==> flow/design.v <==
module alu( clk, operand_a, operand_b, opcode, result);
    parameter DATA_WIDTH = 8;
    input clk;
    input[DATA_WIDTH-1:0]operand_a,operand_b;
    input [3:0] opcode;
    output reg[DATA_WIDTH-1:0] result;
  always@(posedge clk)
    begin
     case(opcode)
        4'b0000:  
           result <= operand_a + operand_b ; 
        4'b0001:  
           result <= operand_a - operand_b;
        default: result <= 8'bx; 
     endcase
    end
endmodule
## Reports on alu

Tool output for the design above, in the order of the flow.
Lines are those of the file above, counted from 1.
Not given: --

- Top module: alu
- Clock input: clk
- Library: sky130hd
- Corner: tt_025C_1v80

## After elaboration

Yosys after proc, flatten, opt, wreduce and memory -nomap, before mapping. Enables and synchronous resets that opt folds into registers are not counted as muxes. Memory bits, and registers merged into a memory's read port (data or address), are not among the register bits. Print and check cells are not counted. Equal cells are merged and count once.

- Register bits after elaboration: 8
- Input bits: 21
- Output and inout bits: 8
- Elaborated cells: 6

- Add/sub/neg operators: 2
- Eq/ne operators: 1
- Mux-type cells: 1
- Reduce/logical cells: 1

Operators by type and width:

| cell | number |
|---|---|
| 8-bit parallel mux with 2-bit select | 1 |
| 8-bit adder | 1 |
| 8-bit subtractor | 1 |
| 4-bit by 1-bit equality test with 1-bit output (second input constant) | 1 |
| 4-bit logical NOT | 1 |

## Longest topological paths

Yosys ltp: most cells in a row. Word level: on the elaborated netlist, between registers, memories and ports. Mapped: between sequential cells and ports; inverters and the memories' decode and read muxes count.

- Word-level depth: 2
- ABC_AREA: 1
- Mapped depth: 16
- Depth with buffers taken out: 16

## Mapped cells and area

Source: synth_stat.txt of the flow (Yosys; design flattened, memories mapped). It holds for the ABC_AREA given above (unset counts as 0); a run with the other value may have another netlist.
Totals and module areas in this step are rounded.

Cell types:

| cell | number | total area (um^2) |
|---|---|---|
| sky130_fd_sc_hd__dfxtp_1 | 8 | 160.154 |
| sky130_fd_sc_hd__nand2_1 | 27 | 101.347 |
| sky130_fd_sc_hd__ha_1 | 8 | 100.096 |
| sky130_fd_sc_hd__inv_1 | 23 | 86.333 |
| sky130_fd_sc_hd__xor2_1 | 9 | 78.826 |
| sky130_fd_sc_hd__nand3_1 | 11 | 55.053 |
| sky130_fd_sc_hd__nor2_1 | 7 | 26.275 |
| sky130_fd_sc_hd__a21oi_1 | 5 | 25.024 |
| sky130_fd_sc_hd__fa_1 | 1 | 20.019 |
| sky130_fd_sc_hd__nand2_2 | 2 | 12.512 |
| sky130_fd_sc_hd__nand4_1 | 2 | 12.512 |
| sky130_fd_sc_hd__nand3_2 | 1 | 10.01 |
| sky130_fd_sc_hd__o21ai_0 | 2 | 10.01 |
| sky130_fd_sc_hd__a21oi_2 | 1 | 8.758 |
| sky130_fd_sc_hd__or2_4 | 1 | 8.758 |
| sky130_fd_sc_hd__xnor2_1 | 1 | 8.758 |

- Cells in the netlist: 109
- Chip area (Yosys): 0.0007244 mm^2
- Sequential area: 0.0001602 mm^2
- Flip-flop cells: 8
- Buffer cells: 0

## Timing after synthesis

Path of least setup slack by OpenSTA after synthesis, without wires, with an ideal clock, recovery checks aside; 20% of the period is set as input and as output delay. Where synthesis merged equal registers, the netlist keeps one of their names.

- Kind: input to register
- Start point: input operand_b[0]
- End point: register result[7]
- Period: 2.77 ns
- External input delay: 0.554 ns
- Setup time: 0.113 ns
- Launch time at the first pin: 0.554 ns
- Arrival time: 1.928 ns
- Slack: 0.728 ns
- Delay of the path: 1.487 ns
- Stages: 15
- Path buffers: 0
- Synthesis period reached: 2.042 ns

"delay of the path" is the arrival time less input delay plus setup time.
"stages" counts driving pins, that of a launching flip-flop among them; a cell with two outputs on the path counts twice.
"synthesis period reached" = period - worst setup slack (recovery checks aside). The figure is calculated, with input and output delays left at 20% of the set period.
Between the ends stands the longest chain of elaborated cells between them, by number of cells; it is not shown to be the way that was timed. Of several equally long chains one is given.
A line is the first line of the expression or statement that the cell stems from. Yosys adds cells for indexed reads and writes and turns some case tables into memories.
A register here has more assigning lines than the two given.

- Path through: sky130_fd_sc_hd__inv_1 > sky130_fd_sc_hd__ha_1 > sky130_fd_sc_hd__inv_1 > sky130_fd_sc_hd__nor2_1 > sky130_fd_sc_hd__nand3_1 > sky130_fd_sc_hd__nand2_1 > sky130_fd_sc_hd__xor2_1 > sky130_fd_sc_hd__inv_1 > sky130_fd_sc_hd__ha_1 > sky130_fd_sc_hd__nand2_1 > sky130_fd_sc_hd__inv_1 > sky130_fd_sc_hd__a21oi_1 > sky130_fd_sc_hd__nand2_1 > sky130_fd_sc_hd__nand3_1 > sky130_fd_sc_hd__nand2_1
- Cells in the longest elaborated chain: 2
- Elaborated cells on any way between the ends: 3
- Source lines of those cells: 3

RTL lines, path after synthesis:

| item | RTL line | text |
|---|---|---|
| start, declared | 4 | `input[DATA_WIDTH-1:0]operand_a,operand_b;` |
| 8-bit subtractor | 13 | `result <= operand_a - operand_b;` |
| 8-bit parallel mux with 2-bit select | 9 | `case(opcode)` |
| end, assigned | 11 | `result <= operand_a + operand_b ;` |
| end, assigned | 13 |  |
| end, declared | 6 | `output reg[DATA_WIDTH-1:0] result;` |

## Timing after layout

From the final timing report of entry A: the path of least setup slack in the routed layout; clock arrival at registers is part of the times.

- Kind: input to register
- Start point: input operand_b[0]
- End point: register result[7]
- Period: 4.57 ns
- External input delay: 0.91 ns
- Setup time: 0.10 ns
- Launch time at the first pin: 0.91 ns
- Arrival time: 2.94 ns
- Slack: 1.78 ns
- Stages: 14
- Path buffers: 1

Between the ends stands the longest chain of elaborated cells between them, by number of cells; it is not shown to be the way that was timed. Of several equally long chains one is given.
A register here has more assigning lines than the two given.

- Path through: sky130_fd_sc_hd__clkdlybuf4s50_1 > sky130_fd_sc_hd__inv_1 > sky130_fd_sc_hd__ha_1 > sky130_fd_sc_hd__inv_1 > sky130_fd_sc_hd__nor2_1 > sky130_fd_sc_hd__a21oi_1 > sky130_fd_sc_hd__xor2_1 > sky130_fd_sc_hd__ha_1 > sky130_fd_sc_hd__nand2_1 > sky130_fd_sc_hd__nand2_1 > sky130_fd_sc_hd__a21oi_1 > sky130_fd_sc_hd__nand2_1 > sky130_fd_sc_hd__nand3_1 > sky130_fd_sc_hd__nand2_1
- Cells in the longest elaborated chain: 2
- Elaborated cells on any way between the ends: 3
- Source lines of those cells: 3

RTL lines, path after layout:

| item | RTL line | text |
|---|---|---|
| start, declared | 4 | `input[DATA_WIDTH-1:0]operand_a,operand_b;` |
| 8-bit subtractor | 13 | `result <= operand_a - operand_b;` |
| 8-bit parallel mux with 2-bit select | 9 | `case(opcode)` |
| end, assigned | 11 | `result <= operand_a + operand_b ;` |
| end, assigned | 13 |  |
| end, declared | 6 | `output reg[DATA_WIDTH-1:0] result;` |

Module alu, platform sky130hd: 2 stored runs of the flow (Yosys, OpenROAD) with differing settings, in no particular order. Input and output delays are each 20% of the period that was set; the output load is 0.01 pF.
"period achieved" is the run's clock period less its worst setup slack. It is reckoned from that one timing run; input and output delays stay at 20% of the period that was set.
"worst setup path time" means the part of the period allowed to the worst setup path (the constraints hold back 20% at inputs and 20% at outputs) less its slack; where the path has registers, the arrival times of their clocks count too.
"power": no workload was simulated; the value follows from the tool's default switching activity.
Measured values are rounded.
Among the settings, n/a means not set for that run.
A result given as n/a is not shown for that run.

| item | entry A | entry B |
|---|---|---|
| period_ns | 4.57 | 3.52 |
| CORE_UTILIZATION | 56 | 69 |
| PLACE_DENSITY_LB_ADDON | 0.25 | n/a |
| CORE_MARGIN | 5 | 2 |
| TNS_END_PERCENT | 15 | 55 |
| ABC_AREA | 1 | 1 |
| GPL_ROUTABILITY_DRIVEN | 0 | n/a |
| CTS_CLUSTER_DIAMETER | 169 | n/a |
| MAX_ROUTING_LAYER | met5 | n/a |
| CAP_MARGIN | 20 | 20 |
| SLEW_MARGIN | 20 | 20 |
| PLACE_DENSITY | n/a | 0.78 |
| CELL_PAD_IN_SITES_GLOBAL_PLACEMENT | n/a | 1 |
| CELL_PAD_IN_SITES_DETAIL_PLACEMENT | n/a | 2 |
| MIN_ROUTING_LAYER | n/a | met2 |
| chip area after synthesis (Yosys) (mm^2) | 0.0007244 | n/a |
| die size (mm^2) | 0.002113 | n/a |
| standard-cell area after routing (mm^2) | 0.001046 | n/a |
| utilization after layout (%) | 82.4 | n/a |
| setup slack of the critical path (ns) | 1.781 | n/a |
| total negative slack on setup checks (ns) | 0.000 | n/a |
| final worst hold slack (ns) | 1.322 | n/a |
| power (uW) | 289.3 | n/a |
| period achieved (ns) | 2.789 | n/a |
| worst setup path time (ns) | 1.87 | n/a |
| critical path kind | input to register | n/a |

Entry B: stopped before the end: placement reported GPL-0301
